==> flow/design.v <==
`timescale 1ns / 1ps
module counter(
    input clk,
    input reset,
    output reg [3:0] an,
    output reg [6:0] seg
    );
    reg [25:0] half_sec_counter;  
    reg [3:0] ones;  
    reg [3:0] tens;  
    reg [3:0] display;  
    wire [1:0] led_select;  
    wire en;  
    always @(posedge clk or posedge reset)  
    begin
        if (reset == 1)
            half_sec_counter <= 0;
        else begin
            if (half_sec_counter >= 49999999)
                half_sec_counter <= 0;
            else 
                half_sec_counter <= half_sec_counter + 1;
        end
    end
    assign en = (half_sec_counter == 49999999) ? 1 : 0;
    always @(posedge clk or posedge reset)  
    begin  
        if (reset == 1)
            {ones, tens} <= 0;
        else if (en == 1) 
        begin
    	   ones <= ones < 9 ? ones + 1 : 0;
    	   tens <= ones < 9 ? tens : tens < 9 ? tens + 1 : 0;
        end 
    end
    assign led_select = half_sec_counter[19];  
    always @(posedge clk)  
    begin
        if (led_select == 1) begin
            an = 4'b1101; 
            display = tens;
        end else begin
            an = 4'b1110; 
            display = ones;  
        end
    end
    always @(posedge clk)
    begin
        case(display) 
        4'b0001: seg = 7'b1111001;  
        4'b0010: seg = 7'b0100100;  
        4'b0011: seg = 7'b0110000;  
        4'b0100: seg = 7'b0011001;  
        4'b0101: seg = 7'b0010010;  
        4'b0110: seg = 7'b0000010;  
        4'b0111: seg = 7'b1111000;  
        4'b1000: seg = 7'b0000000;  
        4'b1001: seg = 7'b0010000;  
        default: seg = 7'b1000000;  
        endcase
    end  
endmodule
Step by step through the tools: counter
The steps from the RTL of counter to its reports follow in flow order.
Line numbers count from 1 in the design file above.
Cell names lack the library's common part.
{"block": "inputs", "top_module": "counter", "clock": "clk", "cell_library": "sky130hd", "pvt_corner": "tt_025C_1v80"}

Word level
Counts by Yosys on the flattened word-level netlist (proc, flatten, opt, wreduce; memories kept). Register bits leave out memories and registers merged into their read ports (data or address); mux counts leave out enables and synchronous resets folded into registers. Print and check cells are left out. Cells with the same type and inputs are merged into one.
Yosys's memory passes give these memory sizes; they may raise the number of words (mostly to a power of two), join words into wider ones and drop unused or constant bits.
{"block": "word_totals", "reg_bits": 41, "romBits": 112, "clocked_rd_ports_x_width": 7, "mem_count": 1, "inputBits": 2, "out_inout_bits": 11, "elab_cells": 21}
{"block": "op_classes", "addsub": 3, "cmp": 3, "eq_ne": 1, "muxes": 6, "n_logic": 1, "reduce_and_logical": 1}
{"block": "mem_list", "name": "(no name shown)", "size": 16, "width": 7, "read_ports": 1, "write_ports": 0, "line": 49, "source": "case(display)"}
{"block": "ops", "op": "26-bit by 1-bit adder with 26-bit output with constant B", "n": 1}
{"block": "ops", "op": "26-bit greater-or-equal comparator with constant B", "n": 1}
{"block": "ops", "op": "26-bit equality test with constant B", "n": 1}
{"block": "ops", "op": "26-bit 2-to-1 mux", "n": 1}
{"block": "ops", "op": "4-bit 2-to-1 mux", "n": 3}
{"block": "ops", "op": "4-bit by 1-bit adder with 4-bit output with constant B", "n": 2}
{"block": "ops", "op": "4-bit < comparator with constant B", "n": 2}
{"block": "ops", "op": "2-bit AND reduction", "n": 1}
{"block": "ops", "op": "2-bit 2-to-1 mux", "n": 1}
{"block": "ops", "op": "1-bit inverter", "n": 1}
{"block": "ops", "op": "1-bit 2-to-1 mux", "n": 1}

Depth
Depth = most cells in a row (Yosys ltp): at word level without a register or memory, in the mapped netlist without a sequential cell, where the memories' decode and read muxes count.
{"block": "logic_depth", "depth_word": 3, "abc_area": 0, "ltp_mapped": 7, "mapped_depth_nobuf": 6}

Synthesis result
Source: synth_stat.txt of the flow (Yosys; design flattened, memories mapped). It holds for the ABC_AREA given above (unset counts as 0); a run with the other value may have another netlist.
{"block": "mapped", "cell_count": 242, "mapped_area_um2": 2439.8, "seqArea_um2": 1111.1, "ffs": 47, "buffers": 14}
{"block": "types", "cell": "dfrtp_1", "n": 34, "area_total_um2": 850.816}
{"block": "types", "cell": "dfxtp_1", "n": 13, "area_total_um2": 260.25}
{"block": "types", "cell": "ha_1", "n": 10, "area_total_um2": 125.12}
{"block": "types", "cell": "nor3_1", "n": 16, "area_total_um2": 80.077}
{"block": "types", "cell": "xor2_1", "n": 9, "area_total_um2": 78.826}
{"block": "types", "cell": "a211oi_1", "n": 10, "area_total_um2": 75.072}
{"block": "types", "cell": "o31ai_1", "n": 10, "area_total_um2": 75.072}
{"block": "types", "cell": "nand4_1", "n": 11, "area_total_um2": 68.816}
{"block": "types", "cell": "o21ai_0", "n": 11, "area_total_um2": 55.053}
{"block": "types", "cell": "inv_1", "n": 14, "area_total_um2": 52.55}
{"block": "types", "cell": "or4_1", "n": 7, "area_total_um2": 52.55}
{"block": "types", "cell": "buf_6", "n": 4, "area_total_um2": 45.043}
{"block": "types", "cell": "mux2i_1", "n": 4, "area_total_um2": 40.038}
{"block": "types", "cell": "nand3_1", "n": 8, "area_total_um2": 40.038}
{"block": "types", "cell": "xnor2_1", "n": 4, "area_total_um2": 35.034}
{"block": "types", "cell": "nand2_1", "n": 9, "area_total_um2": 33.782}
{"block": "types", "cell": "nor2_1", "n": 9, "area_total_um2": 33.782}
{"block": "types", "cell": "or3_1", "n": 5, "area_total_um2": 31.28}
Other cell types: 32; their cells: 54.

Worst setup path after synthesis
OpenSTA on the mapped netlist: ideal clock, no wires. The path of least setup slack (recovery checks aside). Input and output delay are each 20% of the period. Register names are those of the netlist, which keeps one name where synthesis merged equal registers.
{"block": "synth_timing", "path_type": "register -> register", "startpoint": "reg half_sec_counter[20]", "endpoint": "reg tens[0]", "clock_period_ns": 3.24, "setup_ns": 0.125, "t_first_pin_ns": 0.000, "t_arrival_ns": 1.910, "required_ns": 3.115, "setup_slack_ns": 1.205, "path_delay_ns": 2.035, "path_stages": 6, "path_buffers": 1, "synth_period_reached_ns": 2.035}
"path_delay_ns" is the arrival time less input delay plus setup time.
"path_stages" counts driving pins, that of a launching flip-flop among them; a cell with two outputs on the path counts twice.
"synth_period_reached_ns" = period - worst setup slack (recovery checks aside). The figure is calculated, with input and output delays left at 20% of the set period.
The rows between start and end are the longest chain of elaborated cells between them; the timing report does not say that the signal goes this way. Where chains are equally long, one stands for them.
Each line given opens the expression or statement behind the cell; cells for indexed reads and writes are added by Yosys, which also makes memories of some case tables.
At most two assigning lines are given for a register; there are more.
{"block": "synth_between", "path_cell_list": "dfrtp_1 > nand4_1 > or4_1 > buf_2 > or3_4 > mux2_2", "elab_chain_cells": 3, "cone_cells": 3, "lines_between": 1, "cone_classes": "eq/ne (1); mux (1); reduce/logical (1)"}
{"block": "synth_rtl", "element": "start, declared", "line": 8, "source": "reg [25:0] half_sec_counter;"}
{"block": "synth_rtl", "element": "start, assigned", "line": 17, "source": "half_sec_counter <= 0;"}
{"block": "synth_rtl", "element": "start, assigned", "line": 22, "source": "half_sec_counter <= half_sec_counter + 1;"}
{"block": "synth_rtl", "element": "26-bit equality test", "line": 25, "source": "assign en = (half_sec_counter == 49999999) ? 1 : 0;"}
{"block": "synth_rtl", "element": "1-bit 2-to-1 mux", "line": 25}
{"block": "synth_rtl", "element": "2-bit AND reduction"}
{"block": "synth_rtl", "element": "end, assigned", "line": 33, "source": "tens <= ones < 9 ? tens : tens < 9 ? tens + 1 : 0;"}
{"block": "synth_rtl", "element": "end, declared", "line": 10, "source": "reg [3:0] tens;"}

Path in the finished layout
Path of least setup slack in the final report of entry A (OpenROAD, finished layout, wires in). Where an end is a register, its clock arrival counts in the times.
{"block": "layout_timing", "path_type": "register -> register", "startpoint": "reg half_sec_counter[10]", "endpoint": "reg half_sec_counter[25]", "clock_period_ns": 2.05, "setup_ns": 0.08, "t_first_pin_ns": 0.30, "t_arrival_ns": 2.13, "required_ns": 2.27, "setup_slack_ns": 0.14, "path_stages": 5, "path_buffers": 0}
The rows between start and end are the longest chain of elaborated cells between them; the timing report does not say that the signal goes this way. Where chains are equally long, one stands for them.
At most two assigning lines are given for a register; there are more.
{"block": "layout_between", "path_cell_list": "dfrtp_1 > nand4_2 > or4_4 > or4_4 > a211oi_2", "elab_chain_cells": 2, "cone_cells": 3, "lines_between": 2, "cone_classes": "add/sub (1); compare (1); mux (1)"}
{"block": "layout_rtl", "element": "start, declared", "line": 8, "source": "reg [25:0] half_sec_counter;"}
{"block": "layout_rtl", "element": "start, assigned", "line": 17, "source": "half_sec_counter <= 0;"}
{"block": "layout_rtl", "element": "start, assigned", "line": 22, "source": "half_sec_counter <= half_sec_counter + 1;"}
{"block": "layout_rtl", "element": "26-bit by 1-bit adder with 26-bit output", "line": 22}
{"block": "layout_rtl", "element": "26-bit 2-to-1 mux", "line": 19, "source": "if (half_sec_counter >= 49999999)"}
{"block": "layout_rtl", "element": "end, assigned", "line": 20, "source": "half_sec_counter <= 0;"}
{"block": "layout_rtl", "element": "end, assigned", "line": 22}
{"block": "layout_rtl", "element": "end, declared", "line": 8}

--- measured runs ---
counter through Yosys and OpenROAD on sky130hd: 2 stored runs, unordered, with their settings and measured results. The constraints put input and output delay at 20% of the set period each and load the outputs with 0.01 pF.
"period_reached_ns": clock period set for the run, less the worst setup slack. It is reckoned from that one timing run; input and output delays stay at 20% of the period that was set.
"timing.worst_path_ns" = time allowed to the worst setup path (clock period - input delay - output delay, where it has them) - its slack; a late launch clock adds to it, a late capture clock takes from it.
"power_total_uw": no workload was simulated; the value follows from the tool's default switching activity.

Entry A
==> flow/run.sh <==
#!/bin/bash
# the make line also repeats the synthesis and layout settings of config.mk as NAME=value (left out here)
make -C /OpenROAD-flow-scripts/flow DESIGN_CONFIG=/design/flow/config.mk WORK_HOME=/design/flow/orfs CLKGATE_MAP_FILE= finish
==> flow/config.mk <==
export PLATFORM = sky130hd
export DESIGN_NAME = counter
export DESIGN_NICKNAME = counter
export VERILOG_FILES = /design/flow/design.v
export SDC_FILE = /design/flow/constraint.sdc
export NUM_CORES = 4
export LEC_CHECK = 0
export CAP_MARGIN = 20
export CORE_MARGIN = 2
export CORE_UTILIZATION = 40
export SETUP_SLACK_MARGIN = 0.24
export SLEW_MARGIN = 20
==> flow/constraint.sdc <==
create_clock -name core_clock -period 2.05 [get_ports {clk}]
set_input_delay 0.4100 -clock core_clock [delete_from_list [all_inputs] [get_ports {clk}]]
set_output_delay 0.4100 -clock core_clock [all_outputs]
set_load 0.01 [all_outputs]

==> results of entry A, as JSON <==
{
  "timing.worst_path_ns": 1.91,
  "timing.worst_path_kind": "register -> register",
  "cell_area_final_um2": 3161.8,
  "period_reached_ns": 1.908,
  "power_total_uw": 1605,
  "setupTns_ns": 0.000,
  "synthArea_um2": 2439.8,
  "final_die_area_um2": 6740.4,
  "ws_setup_ns": 0.142,
  "utilization_pct": 53.4
}

Entry B
==> flow/run.sh <==
#!/bin/bash
# the make line also repeats the synthesis and layout settings of config.mk as NAME=value (left out here)
make -C /OpenROAD-flow-scripts/flow DESIGN_CONFIG=/design/flow/config.mk WORK_HOME=/design/flow/orfs CLKGATE_MAP_FILE= finish
==> flow/config.mk <==
export PLATFORM = sky130hd
export DESIGN_NAME = counter
export DESIGN_NICKNAME = counter
export VERILOG_FILES = /design/flow/design.v
export SDC_FILE = /design/flow/constraint.sdc
export NUM_CORES = 4
export LEC_CHECK = 0
export CAP_MARGIN = 30
export CELL_PAD_IN_SITES_GLOBAL_PLACEMENT = 0
export CORE_MARGIN = 2
export CORE_UTILIZATION = 68
export GPL_ROUTABILITY_DRIVEN = 1
export GPL_TIMING_DRIVEN = 0
export MIN_ROUTING_LAYER = met1
export SETUP_SLACK_MARGIN = 0.3
export SLEW_MARGIN = 20
==> flow/constraint.sdc <==
create_clock -name core_clock -period 1.85 [get_ports {clk}]
set_input_delay 0.3700 -clock core_clock [delete_from_list [all_inputs] [get_ports {clk}]]
set_output_delay 0.3700 -clock core_clock [all_outputs]
set_load 0.01 [all_outputs]

==> results of entry B, as JSON <==
{
  "outcome": "stopped before the end: routing reported DPL-0033"
}
--- end ---
